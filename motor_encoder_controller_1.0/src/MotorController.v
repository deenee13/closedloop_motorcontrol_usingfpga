==> flow/design.v <==
module AddMuxCtr
#(
    parameter SUBCTR_WIDTH = 8,
    parameter LOG2_N_SUB_CTRS = 4
)
(
    input                           CLK,
    input                           INC,
    input [LOG2_N_SUB_CTRS - 1:0]    SEL,
    output reg [15:0]               SUM
);
localparam N_CTRS = 2**LOG2_N_SUB_CTRS;
integer i;
reg inc_last;
reg [15:0] SUM;
reg [SUBCTR_WIDTH - 1:0] cntrs[N_CTRS - 1:0];
reg [SUBCTR_WIDTH - 1:0] working_ctr = 0;
wire [LOG2_N_SUB_CTRS - 1:0] cur_sel;
reg [LOG2_N_SUB_CTRS - 1:0] last_sel = 0;
reg [15:0] sum = 0;
reg wkctr_reset = 0;
assign cur_sel = SEL;
always @ (posedge CLK) begin
    inc_last <= INC;
end
assign inc_pe = INC & ~inc_last;    
always@(posedge CLK or posedge wkctr_reset) begin
    if(wkctr_reset)
        working_ctr = 0;
    else begin
        if(inc_pe)
            working_ctr = working_ctr + 1;
    end
end
always@(posedge CLK) begin
    if(cur_sel != last_sel) begin
        cntrs[last_sel] <= working_ctr;
        wkctr_reset <= 1'b1;
    end
    else
        wkctr_reset <= 1'b0;
    last_sel = cur_sel;
end
always @* begin
    sum = 16'h0000;  
    for(i = 0; i < N_CTRS; i=i+1)
        sum = sum + cntrs[i];
    SUM = sum;
end
initial begin
    working_ctr <= 0;
    last_sel <= {LOG2_N_SUB_CTRS{1'b0}};
    for(i = 0; i < N_CTRS; i=i+1)
            cntrs[i] = {SUBCTR_WIDTH{1'b0}};
end   
endmodule
`timescale 1ns / 1ps
module MotorController
#(
	parameter 			RESET_POLARITY_LOW = 1,				 
	parameter 			PWM_DC_WIDTH = 8					 
)
(
	input 						CLK, 						 
	input						RESET,						 
    input                       DIR_SEL_RQ,                     
	input   [7:0]               MOTOR_DC,                    
    output	    [15:0]           MOTOR_FB_RPS,                 
    input                       MOTOR_ENC,                   
    output                      DIR_SEL_OUT,
    output                      MOTOR_EN
);
localparam LOG2_N_ENC_SAMPLING_SUBSEGS = 4;  
localparam CLOCK_HZ = 100000000;  
localparam MAX_COUNT_NEXT_SUBSEG = CLOCK_HZ / (2**LOG2_N_ENC_SAMPLING_SUBSEGS);
wire RESET_Int = RESET_POLARITY_LOW ? ~RESET : RESET;
wire [15:0] total_enc_ticks_s;
wire [31:0] fb_rps_intermediate = (total_enc_ticks_s * ((2**8) / 12)) >> 8; 
assign MOTOR_FB_RPS = fb_rps_intermediate[15:0];
reg motor_enc_s1 = 0;
reg motor_enc_sync = 0;
reg dir_sel_sync = 0;
reg [7:0] motor_dc_sync;
reg [31:0] count = 32'h00000000;
reg [LOG2_N_ENC_SAMPLING_SUBSEGS - 1:0] subseg_sel = 0;
assign DIR_SEL_OUT = dir_sel_sync;
always @(posedge CLK) begin
    motor_enc_s1 <= MOTOR_ENC;
    motor_enc_sync <= motor_enc_s1;
    motor_dc_sync <= MOTOR_DC;
    dir_sel_sync <= DIR_SEL_RQ;
end
always @(posedge CLK) begin
    if(count >= MAX_COUNT_NEXT_SUBSEG) begin
        subseg_sel <= subseg_sel + 1;
        count <= 32'h00000000;
    end
    else
        count <= count + 1;
end
PwmGen
#(
    .RESET_POLARITY_LOW(1),
    .PWM_DC_WIDTH(8)
) MOTOR_PWM_GEN
(
    .CLK(CLK),
    .RESET(RESET),
    .IN_DC(motor_dc_sync),
    .OUT(MOTOR_EN)
);
AddMuxCtr
#(
    .SUBCTR_WIDTH(8),
    .LOG2_N_SUB_CTRS(LOG2_N_ENC_SAMPLING_SUBSEGS)
) MOTOR_SUB_SEG_CTRS
(
    .CLK(CLK),
    .INC(motor_enc_sync),
    .SEL(subseg_sel),
    .SUM(total_enc_ticks_s)
);
initial begin
    count <= 32'h00000000;
    motor_enc_s1 <= 1'b0;
    motor_enc_sync <= 1'b0;
    dir_sel_sync <= 1'b0;
    subseg_sel <= {LOG2_N_ENC_SAMPLING_SUBSEGS{1'b0}};
end   
endmodule
module PwmGen
#(
    parameter RESET_POLARITY_LOW = 1,
    parameter PWM_DC_WIDTH = 8
)
(
    input               CLK,
    input               RESET,
    input   [7:0]       IN_DC,
    output  reg         OUT
);
wire RESET_Int = RESET_POLARITY_LOW ? ~RESET : RESET;
reg [PWM_DC_WIDTH - 1:0] pwm_cntr;
always @(posedge CLK) begin
    if (RESET_Int) begin
    	pwm_cntr <= {PWM_DC_WIDTH{1'b1}};
    end
    else begin
    	pwm_cntr <= pwm_cntr + 1'b1;	
    end
end  
always @* begin
    if (pwm_cntr < IN_DC) 
        OUT = 1'b1;
    else
        OUT = 1'b0;
end  
initial begin
    OUT <= 1'b0;
    pwm_cntr <= {PWM_DC_WIDTH{1'b1}};
end   
endmodule
======== From RTL to reports: MotorController ========
Tool output for the design above, in the order of the flow.
Lines are those of the file above, counted from 1.
Operators carry their Yosys type and port widths (W data, S select, Z words).
Cell names lack the library's common part.
The mark - stands for no value.
set-up
  top module .............................. MotorController
  clock port .............................. CLK
  cell library ............................ sky130hd
  library corner .......................... tt_025C_1v80

======== Word level ========
Yosys after proc, flatten, opt, wreduce and memory -nomap, before mapping. Enables and synchronous resets that opt folds into registers are not counted as muxes. Memory bits, and registers merged into a memory's read port (data or address), are not among the register bits. Print and check cells are not counted. Equal cells are merged and count once.
Memory sizes are those after Yosys's memory passes, which may raise the word count (mostly to a power of two), join words into wider ones and drop unused or constant bits.
bit counts
  bits in registers ....................... 69
  bits in writable memories ............... 128
  memories kept ........................... 1
  input bits .............................. 12
  output and inout port bits .............. 18
  word-level cells ........................ 41
memories
  name                      depth  width  RTL line  source
  MOTOR_SUB_SEG_CTRS.cntrs  16     8      16        reg [SUBCTR_WIDTH - 1:0] cntrs[N_CTRS - 1:0];
operators by class
  add/subtract/negate cells ............... 19
  multipliers ............................. 1
  order comparisons ....................... 2
  eq/ne operators ......................... 1
  muxes and demuxes ....................... 4
  bitwise operators ....................... 2
operators with widths
  kind                     count
  $add A16 B8 Y16          14
  $mul A16 B5 Y21 const B  1
  $add A32 B1 Y32 const B  1
  $ge A32 B23 Y1 const B   1
  $add A8 B1 Y8 const B    2
  $add A8 B8 Y9            1
  $lt A8 B8 Y1             1
  $mux W8                  1
  $add A4 B1 Y4 const B    1
  $ne A4 B4 Y1             1
  $mux W4                  1
  $mux W1                  2
  $and A1 B1 Y1            1
  $not A1 Y1               1

======== Logic depth ========
Yosys ltp: most cells in a row. Word level: on the elaborated netlist, between registers, memories and ports. Mapped: between sequential cells and ports; inverters and the memories' decode and read muxes count.
depth
  depth in word-level cells ............... 16
  ABC_AREA ................................ 0
  mapped depth ............................ 37
  gate-level depth less buffers ........... 37

======== Netlist ========
The flow's flattened synthesis, as Yosys stat reports it; memories are mapped. The netlist is that of the ABC_AREA named above (0 if unset); the other value can give another one.
Totals and module areas in this step are rounded.
cells by type
  cell      count  area in all (µm²)
  edfxtp_1  132    3.96E+03
  fa_1      109    2.18E+03
  dfxtp_1   57     1.14E+03
  ha_1      81     1.01E+03
  inv_1     172    645.619
  xnor2_1   32     280.269
  xor2_1    31     271.51
  nor2_1    56     210.202
  dfrtp_1   8      200.192
  nand2_1   29     108.854
  a21oi_1   18     90.086
  o21ai_0   16     80.077
  nand4_1   11     68.816
  nand3_1   12     60.058
  nand2b_1  9      56.304
  a21o_1    7      52.55
  o21a_1    7      52.55
  and3_1    8      50.048
Other cell types: 26; their cells: 56.
mapped netlist
  mapped cells ............................ 851
  cell area after synthesis ............... 0.011 mm²
  sequential part of the area ............. 0.00531 mm²
  flip-flops .............................. 197
  buffers ................................. 12
The figures by module come from a second, unflattened synthesis with its own total; it is not the netlist above.
second synthesis, totals
  cells (unflattened synthesis) ........... 932
  area (unflattened synthesis) ............ 0.0115 mm²
Rows give one instance, submodules left out.
modules
  module           times used  cells  area (mm²)  sequential area (mm²)
  AddMuxCtr        1           547    0.00795     0.00416
  MotorController  1           327    0.00312     0.000981
  PwmGen           1           58     0.000478    0.00016

======== Path before layout ========
Source: OpenSTA report_checks on the synthesized netlist (no wires, ideal clock, input and output delay 20% of the period each), path of least setup slack; recovery checks are left aside. Register names are those of the netlist, which keeps one name where synthesis merged equal registers.
timing post-synthesis
  path type ............................... reg-to-output
  start ................................... memory MOTOR_SUB_SEG_CTRS.cntrs[1][1]
  end ..................................... output MOTOR_FB_RPS[9]
  period .................................. 11.2 ns
  output delay ............................ 2.240 ns
  time at the first pin ................... 0.000 ns
  arrival ................................. 8.532 ns
  data required time ...................... 8.960 ns
  slack ................................... 0.428 ns
  delay of the path ....................... 8.532 ns
  driving pins on the path ................ 35
  buffers on the path ..................... 0
  synthesis period reached ................ 10.772 ns
"delay of the path" is the arrival time less input delay plus setup time.
A path that ends at an output port has no setup time.
"driving pins on the path" counts driving pins, that of a launching flip-flop among them; a cell with two outputs on the path counts twice.
"synthesis period reached" is the clock period less the worst setup slack; recovery checks do not enter. This is arithmetic on one report: input and output delays are still those of the set period (20% each).
Between the ends stands the longest chain of elaborated cells between them, by number of cells; it is not shown to be the way that was timed. Of several equally long chains one is given.
A line is the first line of the expression or statement that the cell stems from. Yosys adds cells for indexed reads and writes and turns some case tables into memories.
A memory read counts as a cell of the chain, while the word-level depth stops at memories.
between the ends, post-synthesis
  cell sequence ........................... edfxtp_1 -> ha_1 -> a21o_1 -> a21oi_1 -> o21ai_0 -> o41ai_1 -> xnor2_1 -> fa_1 -> inv_1 -> fa_1 -> fa_1 -> fa_1 -> inv_1 -> fa_1 -> inv_1 -> fa_1 -> inv_1 -> ha_1 -> or3_1 -> a21oi_1 -> nand2b_1 -> xor2_1 -> inv_1 -> ha_1 -> ha_1 -> inv_1 -> fa_1 -> inv_1 -> ha_1 -> a21oi_1 -> o21a_1 -> o21ai_0 -> a211oi_1 -> o21ai_0 -> a22oi_1
  cells in the longest elaborated chain ... 17
  elaborated cells on any way between the ends .. 17
  RTL lines with such cells ............... 3
  those cells by class .................... 15 x add/sub; 1 x mul; 1 x memory
ends and longest elaborated chain, post-synthesis
  item                 RTL line  source
  from (decl)          16        reg [SUBCTR_WIDTH - 1:0] cntrs[N_CTRS - 1:0];
  $mem_v2 Z16 W8       16
  $add A8 B8 Y9        47        sum = sum + cntrs[i];
  $add A16 B8 Y16 x14  47
  $mul A16 B5 Y21      78        wire [31:0] fb_rps_intermediate = (total_enc_ticks_s * ((2**8) / 12)) >> 8;
  to (decl)            68        output [15:0] MOTOR_FB_RPS,

======== Timing after layout ========
Path of least setup slack in the final report of flow run 1 (OpenROAD, finished layout, wires in). Where an end is a register, its clock arrival counts in the times.
timing after layout
  path type ............................... reg-to-output
  start ................................... memory MOTOR_SUB_SEG_CTRS.cntrs[1][1]
  end ..................................... output MOTOR_FB_RPS[9]
  period .................................. 14.4 ns
  output delay ............................ 2.88 ns
  time at the first pin ................... 0.43 ns
  arrival ................................. 10.15 ns
  data required time ...................... 11.52 ns
  slack ................................... 1.37 ns
  driving pins on the path ................ 36
  buffers on the path ..................... 1
Between the ends stands the longest chain of elaborated cells between them, by number of cells; it is not shown to be the way that was timed. Of several equally long chains one is given.
A memory read counts as a cell of the chain, while the word-level depth stops at memories.
between the ends, after layout
  cell sequence ........................... edfxtp_1 -> ha_1 -> a21o_1 -> a21oi_1 -> o21ai_0 -> o41ai_1 -> xnor2_1 -> fa_1 -> inv_1 -> fa_1 -> fa_1 -> fa_1 -> inv_1 -> fa_1 -> inv_1 -> fa_1 -> inv_1 -> ha_1 -> or3_1 -> a21oi_1 -> nand2b_1 -> xor2_1 -> inv_1 -> ha_1 -> ha_1 -> inv_1 -> fa_1 -> inv_1 -> ha_1 -> a21oi_1 -> o21a_1 -> o21ai_0 -> a211oi_1 -> o21ai_0 -> a22oi_1 -> clkdlybuf4s50_1
  cells in the longest elaborated chain ... 17
  elaborated cells on any way between the ends .. 17
  RTL lines with such cells ............... 3
  those cells by class .................... 15 x add/sub; 1 x mul; 1 x memory
ends and longest elaborated chain, after layout
  item                 RTL line  source
  from (decl)          16        reg [SUBCTR_WIDTH - 1:0] cntrs[N_CTRS - 1:0];
  $mem_v2 Z16 W8       16
  $add A8 B8 Y9        47        sum = sum + cntrs[i];
  $add A16 B8 Y16 x14  47
  $mul A16 B5 Y21      78        wire [31:0] fb_rps_intermediate = (total_enc_ticks_s * ((2**8) / 12)) >> 8;
  to (decl)            68        output [15:0] MOTOR_FB_RPS,

Data sheet: physical implementation of MotorController

Flow measurements of MotorController on sky130hd: 2 stored runs with different settings, listed in no order. Input and output delays are each 20% of the period that was set; the output load is 0.01 pF.
"reached clock period" means the clock period less the worst setup slack. The figure is calculated, with input and output delays left at 20% of the set period.
"time on the worst setup path" = time allowed to the worst setup path (clock period - input delay - output delay, where it has them) - its slack; a late launch clock adds to it, a late capture clock takes from it.
Results are given in rounded form.

---- flow run 1 ----
settings
  period_ns = 14.4
  CAP_MARGIN = 20
  CORE_MARGIN = 2
  CORE_UTILIZATION = 40
  SLEW_MARGIN = 20
results
  full die area ........................... 0.0287 mm²
  standard-cell area after layout ......... 0.0122 mm²
  cell area after synthesis ............... 0.011 mm²
  time on the worst setup path ............ 10.15 ns
  worst setup path kind ................... reg-to-output
  worst setup slack after layout .......... 1.37 ns
  utilization after layout ................ 45.2 %
  reached clock period .................... 13.027 ns
  total negative setup slack .............. 0.000 ns

---- flow run 2 ----
settings
  period_ns = 10.3
  CORE_UTILIZATION = 36
  PLACE_DENSITY_LB_ADDON = 0.21
  CORE_MARGIN = 6
  TNS_END_PERCENT = 60
  ABC_AREA = 0
  CTS_CLUSTER_SIZE = 60
  CAP_MARGIN = 20
  SLEW_MARGIN = 20
results
  full die area ........................... 0.0348 mm²
  standard-cell area after layout ......... 0.013 mm²
  cell area after synthesis ............... 0.011 mm²
  time on the worst setup path ............ 8.63 ns
  worst setup path kind ................... reg-to-output
  worst setup slack after layout .......... -0.386 ns
  utilization after layout ................ 43.8 %
  reached clock period .................... 10.686 ns
  total negative setup slack .............. -2.21 ns
